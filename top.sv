==> flow/design.v <==
module top (
  input wire clk,  
  input wire reset,
  input wire rx,
  output wire tx
);
  Uart uart(clk, reset, rx, tx);
endmodule
module Uart (
    input clk,
    input reset,
    input rx,
    output tx
);
  logic [7:0] data;
  logic echo;
  UartRxBuffer receive_buffer(clk, reset, rx, echo, data);
  UartTxBuffer send_buffer(clk, reset, echo, data, tx);
endmodule
module UartRxBuffer (
    input clk,
    input reset,
    input rx,
    output logic available,
    output logic [7:0] data
);
  logic [3:0] current_bit;
  logic [13:0] counter;
  always @ (posedge clk or negedge reset) begin
    if (!reset) begin
      current_bit <= 0;
      available <= 0;
    end else begin
      if (current_bit) begin
        counter <= counter + 1;
        case (current_bit)
          1: begin
            if (counter == 1301) begin
                data[0] <= rx;
                current_bit <= 2;
            end
          end
          2: begin
            if (counter == 2169) begin
                data[1] <= rx;
                current_bit <= 3;
            end
          end
          3: begin
            if (counter == 3037) begin
                data[2] <= rx;
                current_bit <= 4;
            end
          end
          4: begin
            if (counter == 3905) begin
                data[3] <= rx;
                current_bit <= 5;
            end
          end
          5: begin
            if (counter == 4773) begin
                data[4] <= rx;
                current_bit <= 6;
            end
          end
          6: begin
            if (counter == 5641) begin
                data[5] <= rx;
                current_bit <= 7;
            end
          end
          7: begin
            if (counter == 6509) begin
                data[6] <= rx;
                current_bit <= 8;
            end
          end
          8: begin
            if (counter == 7377) begin
                data[7] <= rx;
                available <= 1;
                current_bit <= 9;
            end
          end
          9: begin
            if (counter == 8680) begin
                current_bit <= 0;
            end
          end
        endcase
      end else begin
        counter <= 0;
        available <= 0;
        if (!rx) begin
            current_bit <= 1;
        end
      end
    end
  end
endmodule
module UartTxBuffer (
    input clk,
    input reset,
    input write,
    input [7:0] data,
    output logic tx
);
  logic [3:0] current_bit;
  logic [13:0] counter;
  logic [7:0] internal_data;
  always @ (posedge clk or negedge reset) begin
    if (!reset) begin
      current_bit <= 0;
      counter <= 0;
      internal_data <= 'h00;
    end else begin
      if (current_bit) begin
        counter <= counter + 1;
        case (current_bit)
          1: begin
            if (counter == 867) begin
                current_bit <= 2;
            end
          end
          2: begin
            tx <= internal_data[0];
            if (counter == 1735) begin
                current_bit <= 3;
            end
          end
          3: begin
            tx <= internal_data[1];
            if (counter == 2603) begin
                current_bit <= 4;
            end
          end
          4: begin
            tx <= internal_data[2];
            if (counter == 3471) begin
                current_bit <= 5;
            end
          end
          5: begin
            tx <= internal_data[3];
            if (counter == 4339) begin
                current_bit <= 6;
            end
          end
          6: begin
            tx <= internal_data[4];
            if (counter == 5207) begin
                current_bit <= 7;
            end
          end
          7: begin
            tx <= internal_data[5];
            if (counter == 6075) begin
                current_bit <= 8;
            end
          end
          8: begin
            tx <= internal_data[6];
            if (counter == 6943) begin
                current_bit <= 9;
            end
          end
          9: begin
            tx <= internal_data[7];
            if (counter == 7812) begin
                current_bit <= 10;
            end
          end
          10: begin
            tx <= 1;
            if (counter == 8680) begin
                current_bit <= 0;
            end
          end
        endcase
      end else begin
        counter <= 0;
        if (write) begin
          current_bit <= 1;
          internal_data <= data;
          tx <= 0;
        end else begin
          tx <= 1;
        end
      end
    end
  end
endmodule
Tool chain data of top
The steps from the RTL of top to its reports follow in flow order.
Lines are those of the file above, counted from 1.
Library cell names are shortened.
{ "setup": {"top_module": "top", "clock_port": "clk", "cell_library": "sky130hd", "lib_corner": "tt_025C_1v80"} }

Word level
Source: Yosys, flattened and elaborated, memories not mapped. Widths are those after wreduce. Registers that Yosys merges into a memory's read port (data or address) are not register bits. Print and check cells do not count. Equal cells are merged and count once.
{ "word_totals": {"wordCells": 129, "out_inout_bits": 1, "regBits": 54, "in_bits": 3} }
{ "classes": {"n_mux": 32, "n_reduce_logical": 16, "eq_ne": 63, "addsub": 2, "logic": 1} }
{ "ops": {"columns": ["op", "count"], "rows": [
  ["14-bit by 13-bit equality test with 1-bit output with constant B", 9],
  ["4-bit 2-to-1 mux", 23],
  ["14-bit by 12-bit equality test with 1-bit output with constant B", 5],
  ["3-bit inequality test with constant B", 19],
  ["4-bit parallel mux with 10-bit select", 1],
  ["4-bit parallel mux with 9-bit select", 1],
  ["4-bit by 3-bit equality test with 1-bit output with constant B", 8],
  ["4-bit AND reduction", 8],
  ["14-bit by 1-bit adder with 14-bit output with constant B", 2],
  ["14-bit by 11-bit equality test with 1-bit output with constant B", 2],
  ["14-bit equality test with constant B", 2],
  ["10-bit by 1-bit inequality test with 1-bit output with constant B", 2],
  ["4-bit equality test with constant B", 5],
  ["4-bit by 2-bit equality test with 1-bit output with constant B", 4],
  ["14-bit by 10-bit equality test with 1-bit output with constant B", 1],
  ["14-bit 2-to-1 mux", 1],
  ["12-bit AND reduction", 1],
  ["11-bit by 1-bit inequality test with 1-bit output with constant B", 1],
  ["11-bit AND reduction", 1],
  ["1-bit parallel mux with 9-bit select", 1],
  ["4-bit by 1-bit equality test with 1-bit output with constant B", 2],
  ["4-bit nonzero test", 2],
  ["2-bit by 1-bit inequality test with 1-bit output with constant B", 3],
  ["2-bit AND reduction", 3],
  ["1-bit 2-to-1 mux", 5],
  ["2-bit nonzero test", 1],
  ["1-bit NOT", 1]
]} }

Longest topological paths
Depth = most cells in a row (Yosys ltp): at word level without a register or memory, in the mapped netlist without a sequential cell, where the memories' decode and read muxes count.
{ "logic_depth": {"word_depth": 4, "ABC_AREA": 0, "depth_mapped": 8, "depth_no_buf": 8} }

Netlist
Yosys stat after the flow's synthesis: flattened, memories mapped to cells. It holds for the ABC_AREA given above (unset counts as 0); a run with the other value may have another netlist.
{ "types": {"columns": ["cell", "count", "area_total_um2"], "rows": [
  ["dfrtp_1", 31, 775.744],
  ["edfxtp_1", 23, 690.662],
  ["nor2_1", 40, 150.144],
  ["xor2_1", 14, 122.618],
  ["nand4_1", 19, 118.864],
  ["nor4b_1", 11, 96.342],
  ["mux2_2", 8, 90.086],
  ["xnor2_1", 10, 87.584],
  ["nand2_1", 20, 75.072],
  ["clkbuf_1", 18, 67.565],
  ["ha_1", 5, 62.56],
  ["nand3_1", 12, 60.058],
  ["nor3_1", 12, 60.058],
  ["nor4bb_1", 6, 60.058],
  ["nor2b_1", 8, 50.048],
  ["nand3b_1", 6, 45.043],
  ["inv_1", 11, 41.29],
  ["and4b_1", 4, 40.038]
]} }
Not listed: further types 42, cells in them 94.
{ "mapped": {"buffers": 26, "cell_count": 352, "yosys_area_mm2": 0.0034233, "ffs": 54, "seqArea_mm2": 0.0014664} }
By module: a second synthesis without flattening, with its own total; a netlist apart from the flattened one above.
{ "unflattened": {"hier_cells": 367, "hier_area_mm2": 0.0035409} }
Rows give one instance, submodules left out.
{ "modules": {"columns": ["mod", "n_cells", "mod_area_mm2", "n_inst", "seq_area_mm2"], "rows": [
  ["UartTxBuffer", 192, 0.0017742, 1, 0.0006807],
  ["UartRxBuffer", 175, 0.0017667, 1, 0.0007858],
  ["Uart", 0, 0, 1, 0],
  ["top", 0, 0, 1, 0]
]} }

Timing after synthesis
OpenSTA on the mapped netlist: ideal clock, no wires. The path of least setup slack (recovery checks aside). Input and output delay are each 20% of the period. Register names are those of the netlist, which keeps one name where synthesis merged equal registers.
{ "synth_path": {"kind": "flip-flop to flip-flop", "start": "reg uart.receive_buffer.counter[1]", "end": "reg uart.receive_buffer.current_bit[1]", "path_delay_ps": 2227, "clock_period_ps": 2460, "n_path_buf": 0, "t_first_pin_ps": 0, "setup_time_ps": 128, "t_required_ps": 2332, "arrival_ps": 2099, "slack_ps": 233, "path_stages": 9, "synth_period_reached_ps": 2227} }
"path_delay_ps" = arrival - input delay + setup time.
"path_stages" counts driving pins, that of a launching flip-flop among them; a cell with two outputs on the path counts twice.
"synth_period_reached_ps" = period - worst setup slack (recovery checks aside). The figure is calculated, with input and output delays left at 20% of the set period.
Between the ends stands the longest chain of elaborated cells between them, by number of cells; it is not shown to be the way that was timed. Of several equally long chains one is given.
A line is the first line of the expression or statement that the cell stems from. Yosys adds cells for indexed reads and writes and turns some case tables into memories.
A register here has more assigning lines than the two given.
{ "synth_via": {"cell_sequence": "edfxtp_1 > inv_1 > ha_1 > nor4b_2 > nor4bb_1 > o21ai_0 > and4bb_1 > nand3_1 > mux2_1", "elab_chain_len": 4, "cone_cells": 30, "cone_lines": 11, "classes_between": "18 x eq/ne; 11 x mux; 1 x reduce/logical"} }
{ "synth_lines": {"columns": ["item", "line_no", "rtl"], "rows": [
  ["start, declared", 28, "logic [13:0] counter;"],
  ["start, assigned", 35, "counter <= counter + 1;"],
  ["start, assigned", 93, "counter <= 0;"],
  ["14-bit equality test", 87, "if (counter == 8680) begin"],
  ["4-bit 2-to-1 mux", 87, null],
  ["4-bit parallel mux with 9-bit select", 36, "case (current_bit)"],
  ["4-bit 2-to-1 mux", 34, "if (current_bit) begin"],
  ["end, assigned", 31, "current_bit <= 0;"],
  ["end, assigned", 40, "current_bit <= 2;"],
  ["end, declared", 27, "logic [3:0] current_bit;"]
]} }

Path in the finished layout
From the final timing report of run A: the path of least setup slack in the routed layout; clock arrival at registers is part of the times.
The path's times are printed in steps of 10 ps; the period is the one set.
{ "layout_path": {"kind": "flip-flop to flip-flop", "start": "reg uart.receive_buffer.counter[9]", "end": "reg uart.receive_buffer.current_bit[1]", "t_first_pin_ps": 310, "arrival_ps": 2570, "n_path_buf": 0, "setup_time_ps": 110, "path_stages": 7, "slack_ps": 70, "clock_period_ps": 2450, "t_required_ps": 2640} }
Between the ends stands the longest chain of elaborated cells between them, by number of cells; it is not shown to be the way that was timed. Of several equally long chains one is given.
A register here has more assigning lines than the two given.
{ "layout_via": {"cell_sequence": "edfxtp_1 > nand4bb_1 > nor4_1 > and4b_1 > and4bb_1 > nand3_1 > mux2_1", "elab_chain_len": 4, "cone_cells": 30, "cone_lines": 11, "classes_between": "18 x eq/ne; 11 x mux; 1 x reduce/logical"} }
{ "layout_lines": {"columns": ["item", "line_no", "rtl"], "rows": [
  ["start, declared", 28, "logic [13:0] counter;"],
  ["start, assigned", 35, "counter <= counter + 1;"],
  ["start, assigned", 93, "counter <= 0;"],
  ["14-bit equality test", 87, "if (counter == 8680) begin"],
  ["4-bit 2-to-1 mux", 87, null],
  ["4-bit parallel mux with 9-bit select", 36, "case (current_bit)"],
  ["4-bit 2-to-1 mux", 34, "if (current_bit) begin"],
  ["end, assigned", 31, "current_bit <= 0;"],
  ["end, assigned", 40, "current_bit <= 2;"],
  ["end, declared", 27, "logic [3:0] current_bit;"]
]} }

==> runs of top <==
Record of 2 stored runs of the RTL-to-layout flow on top, platform sky130hd. The runs are unordered. Constraints: input delay and output delay 20% of the set period each, output load 0.01 pF.
"achieved_period_ps": clock period set for the run, less the worst setup slack. It is reckoned from that one timing run; input and output delays stay at 20% of the period that was set.
"worst_path_ps" = time allowed to the worst setup path (clock period - input delay - output delay, where it has them) - its slack; a late launch clock adds to it, a late capture clock takes from it.
By "power.total_mw" is meant OpenSTA's value without simulated activity: inputs other than the clock are taken to toggle once in ten clock periods, and the tool carries that through the logic.
"worst_path_ps" is given in steps of 10 ps.
[
  {
    "run": "run A",
    "settings": { "period_ns": 2.45, "CORE_UTILIZATION": 71, "CAP_MARGIN": 20, "CORE_MARGIN": 2, "SLEW_MARGIN": 20 },
    "results": { "finish.stdcell_area_mm2": 0.0037398, "fin_ws_ps": 71, "synthArea_mm2": 0.0034233, "worst_path_ps": 2380, "critical_path_kind": "flip-flop to flip-flop", "die_mm2": 0.0053927, "achieved_period_ps": 2379, "tns_setup_ps": 0, "power.total_mw": 3.819 }
  },
  {
    "run": "run B",
    "settings": { "period_ns": 1.52, "CORE_UTILIZATION": 47, "CORE_MARGIN": 3, "TNS_END_PERCENT": 40, "ABC_AREA": 0, "GPL_TIMING_DRIVEN": 1, "GPL_ROUTABILITY_DRIVEN": 0, "CTS_CLUSTER_DIAMETER": 202, "CAP_MARGIN": 0, "SLEW_MARGIN": 30, "MIN_ROUTING_LAYER": "met1" },
    "results": { "finish.stdcell_area_mm2": 0.0051725, "fin_ws_ps": -704, "synthArea_mm2": 0.0034233, "worst_path_ps": 2220, "critical_path_kind": "flip-flop to flip-flop", "die_mm2": 0.0083439, "achieved_period_ps": 2224, "tns_setup_ps": -10310, "power.total_mw": 8.285 }
  }
]
